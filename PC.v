==> flow/design.v <==
`timescale 1ns / 1ps
module ProgramCounter( clk, reset, PC);
parameter INST_WIDTH = 32;
    input clk;
	 input reset;
	 output reg[INST_WIDTH - 1:0] PC;
always@ (posedge clk or posedge reset)
begin
	if(reset)
		PC = 0;
	else
		PC = PC + 32'd4;
end
endmodule
* Tool chain data of ProgramCounter
Tool output for the design above, in the order of the flow.
Line numbers count from 1 in the design file above.
Operators carry their Yosys type and port widths (W data, S select, Z words).
Cell names lack the library's common part.
A cell with n/a has no value.
- Top module :: ProgramCounter
- Clock port :: clk
- Cell library :: sky130hd
- Corner :: tt_025C_1v80

* Elaborated design
Yosys after proc, flatten, opt, wreduce and memory -nomap, before mapping. Enables and synchronous resets that opt folds into registers are not counted as muxes. Memory bits, and registers merged into a memory's read port (data or address), are not among the register bits. Print and check cells are not counted. Equal cells are merged and count once.
- Output and inout bits :: 32
- Word-level cells :: 2
- Input port bits :: 2
- Flip-flop bits (word level) :: 32
- Add/sub/neg operators :: 1
** Operators with widths (number)
- $add A32 B3 Y32 const B :: 1

* Depth
Yosys ltp: most cells in a row. Word level: on the elaborated netlist, between registers, memories and ports. Mapped: between sequential cells and ports; inverters and the memories' decode and read muxes count.
- Depth in word-level cells :: 1
- ABC_AREA :: 0
- Mapped depth :: 5
- Mapped depth without buffers :: 5

* Netlist
Yosys stat after the flow's synthesis: flattened, memories mapped to cells. It holds for the ABC_AREA given above (unset counts as 0); a run with the other value may have another netlist.
** Cells by type
- dfrtp_1 :: number 30, area in all 750.72 sq um
- xnor2_1 :: number 21, area in all 183.926 sq um
- xor2_1 :: number 7, area in all 61.309 sq um
- nand4_1 :: number 9, area in all 56.304 sq um
- nand3_1 :: number 10, area in all 50.048 sq um
- nor4_4 :: number 2, area in all 42.541 sq um
- nand2_1 :: number 10, area in all 37.536 sq um
- nor2_1 :: number 7, area in all 26.275 sq um
- buf_4 :: number 2, area in all 15.014 sq um
- nor3_1 :: number 3, area in all 15.014 sq um
- and3_1 :: number 2, area in all 12.512 sq um
- ha_1 :: number 1, area in all 12.512 sq um
- nand4_2 :: number 1, area in all 12.512 sq um
- or2_2 :: number 2, area in all 12.512 sq um
- inv_1 :: number 3, area in all 11.261 sq um
- and4_2 :: number 1, area in all 10.01 sq um
- nand3_2 :: number 1, area in all 10.01 sq um
- and4_1 :: number 1, area in all 8.758 sq um
Not listed: further types 2, cells in them 2.
- Area of sequential cells :: 750.7 sq um
- Flip-flop cells :: 30
- Standard cells after synthesis :: 115
- Synthesis area :: 1338.8 sq um

* Path before layout
Path of least setup slack by OpenSTA after synthesis, without wires, with an ideal clock, recovery checks aside; 20% of the period is set as input and as output delay. Where synthesis merged equal registers, the netlist keeps one of their names.
- Path type :: register -> register
- Start point :: register PC[2]
- End point :: register PC[28]
- Required time :: 2774 ps
- Setup time :: 126 ps
- Delay of the path :: 1572 ps
- Stages :: 6
- Slack :: 1328 ps
- Clock period :: 2900 ps
- Arrival time :: 1446 ps
- Period reached after synthesis :: 1572 ps
"delay of the path" = arrival - input delay + setup time.
"stages": output pins that drive a net of the path, with the launching flip-flop's if there is one; two outputs of one cell count as two.
"period reached after synthesis" is the clock period less the worst setup slack; recovery checks do not enter. This is arithmetic on one report: input and output delays are still those of the set period (20% each).
The rows between start and end are the longest chain of elaborated cells between them; the timing report does not say that the signal goes this way. Where chains are equally long, one stands for them.
Each line given opens the expression or statement behind the cell; cells for indexed reads and writes are added by Yosys, which also makes memories of some case tables.
- Path through :: dfrtp_1 > ha_1 > nand3_1 > nor4_4 > nand4_1 > xnor2_1
- Cells in the longest elaborated chain :: 1
- Elaborated cells on any way between the ends :: 1
- RTL lines with such cells :: 1
- Those cells by class :: add/sub (1)
** Ends and longest elaborated chain, post-synthesis
- from (decl) :: RTL line 6 : output reg[INST_WIDTH - 1:0] PC;
- from (assign) :: RTL line 10 : PC = 0;
- from (assign) :: RTL line 12 : PC = PC + 32'd4;
- $add A32 B3 Y32 :: RTL line 12
- to (assign) :: RTL line 10
- to (assign) :: RTL line 12
- to (decl) :: RTL line 6

* Worst path after layout
Path of least setup slack in the final report of flow run 1 (OpenROAD, finished layout, wires in). Where an end is a register, its clock arrival counts in the times.
The path's times are printed in steps of 10 ps; the period is the one set.
- Path type :: register -> register
- Start point :: register PC[2]
- End point :: register PC[28]
- Clock period :: 2130 ps
- Slack :: 320 ps
- Stages :: 6
- Arrival time :: 1980 ps
- Required time :: 2290 ps
- Setup time :: 110 ps
The rows between start and end are the longest chain of elaborated cells between them; the timing report does not say that the signal goes this way. Where chains are equally long, one stands for them.
- Path through :: dfrtp_1 > ha_1 > nand3_1 > nor4_4 > nand4_1 > xnor2_1
- Cells in the longest elaborated chain :: 1
- Elaborated cells on any way between the ends :: 1
- RTL lines with such cells :: 1
- Those cells by class :: add/sub (1)
** Ends and longest elaborated chain, post-layout
- from (decl) :: RTL line 6 : output reg[INST_WIDTH - 1:0] PC;
- from (assign) :: RTL line 10 : PC = 0;
- from (assign) :: RTL line 12 : PC = PC + 32'd4;
- $add A32 B3 Y32 :: RTL line 12
- to (assign) :: RTL line 10
- to (assign) :: RTL line 12
- to (decl) :: RTL line 6

Wiki page: ProgramCounter / flow data

Record of 2 stored runs of the RTL-to-layout flow on ProgramCounter, platform sky130hd. The runs are unordered. Constraints: input delay and output delay 20% of the set period each, output load 0.01 pF.
"clock period reached" = clock period - worst setup slack. The figure is calculated, with input and output delays left at 20% of the set period.
By "time on the worst setup path" is meant the share of the clock period that the worst setup path is allowed (20% is reserved at inputs, 20% at outputs), minus its slack. Clock arrival times at its registers enter into it.
By "power consumption" is meant OpenSTA's value without simulated activity: inputs other than the clock are taken to toggle once in ten clock periods, and the tool carries that through the logic.
"time on the worst setup path" is given in steps of 10 ps.

** Flow run 1
- Settings :: period_ns=2.13; CORE_UTILIZATION=21; PLACE_DENSITY_LB_ADDON=0.23; CELL_PAD_IN_SITES_GLOBAL_PLACEMENT=1; TNS_END_PERCENT=55; CTS_CLUSTER_SIZE=79; CAP_MARGIN=15; CORE_MARGIN=2; SLEW_MARGIN=20
- Utilization :: 0.294
- Standard-cell area of the final layout :: 1833.0 sq um
- Time on the worst setup path :: 1810 ps
- Critical path kind :: register -> register
- Setup total negative slack :: 0 ps
- Cell area after synthesis :: 1338.8 sq um
- Smallest setup slack :: 317 ps
- Die size :: 7030.0 sq um
- Power consumption :: 1.050 mW
- Clock period reached :: 1813 ps

** Flow run 2
- Settings :: period_ns=1.0; CORE_UTILIZATION=27; SETUP_SLACK_MARGIN=0.02; PLACE_DENSITY_LB_ADDON=0.09; CORE_ASPECT_RATIO=1.32; CORE_MARGIN=9; CELL_PAD_IN_SITES_GLOBAL_PLACEMENT=3; TNS_END_PERCENT=60; GPL_TIMING_DRIVEN=0; CTS_CLUSTER_SIZE=49; CAP_MARGIN=20; SLEW_MARGIN=20
- Time on the worst setup path :: 1440 ps
- Critical path kind :: register -> register
- Smallest setup slack :: -441 ps
- Standard-cell area of the final layout :: 2364.8 sq um
- Clock period reached :: 1441 ps
- Utilization :: 0.494
- Setup total negative slack :: -11679 ps
- Die size :: 7841.8 sq um
- Cell area after synthesis :: 1338.8 sq um
- Power consumption :: 2.173 mW
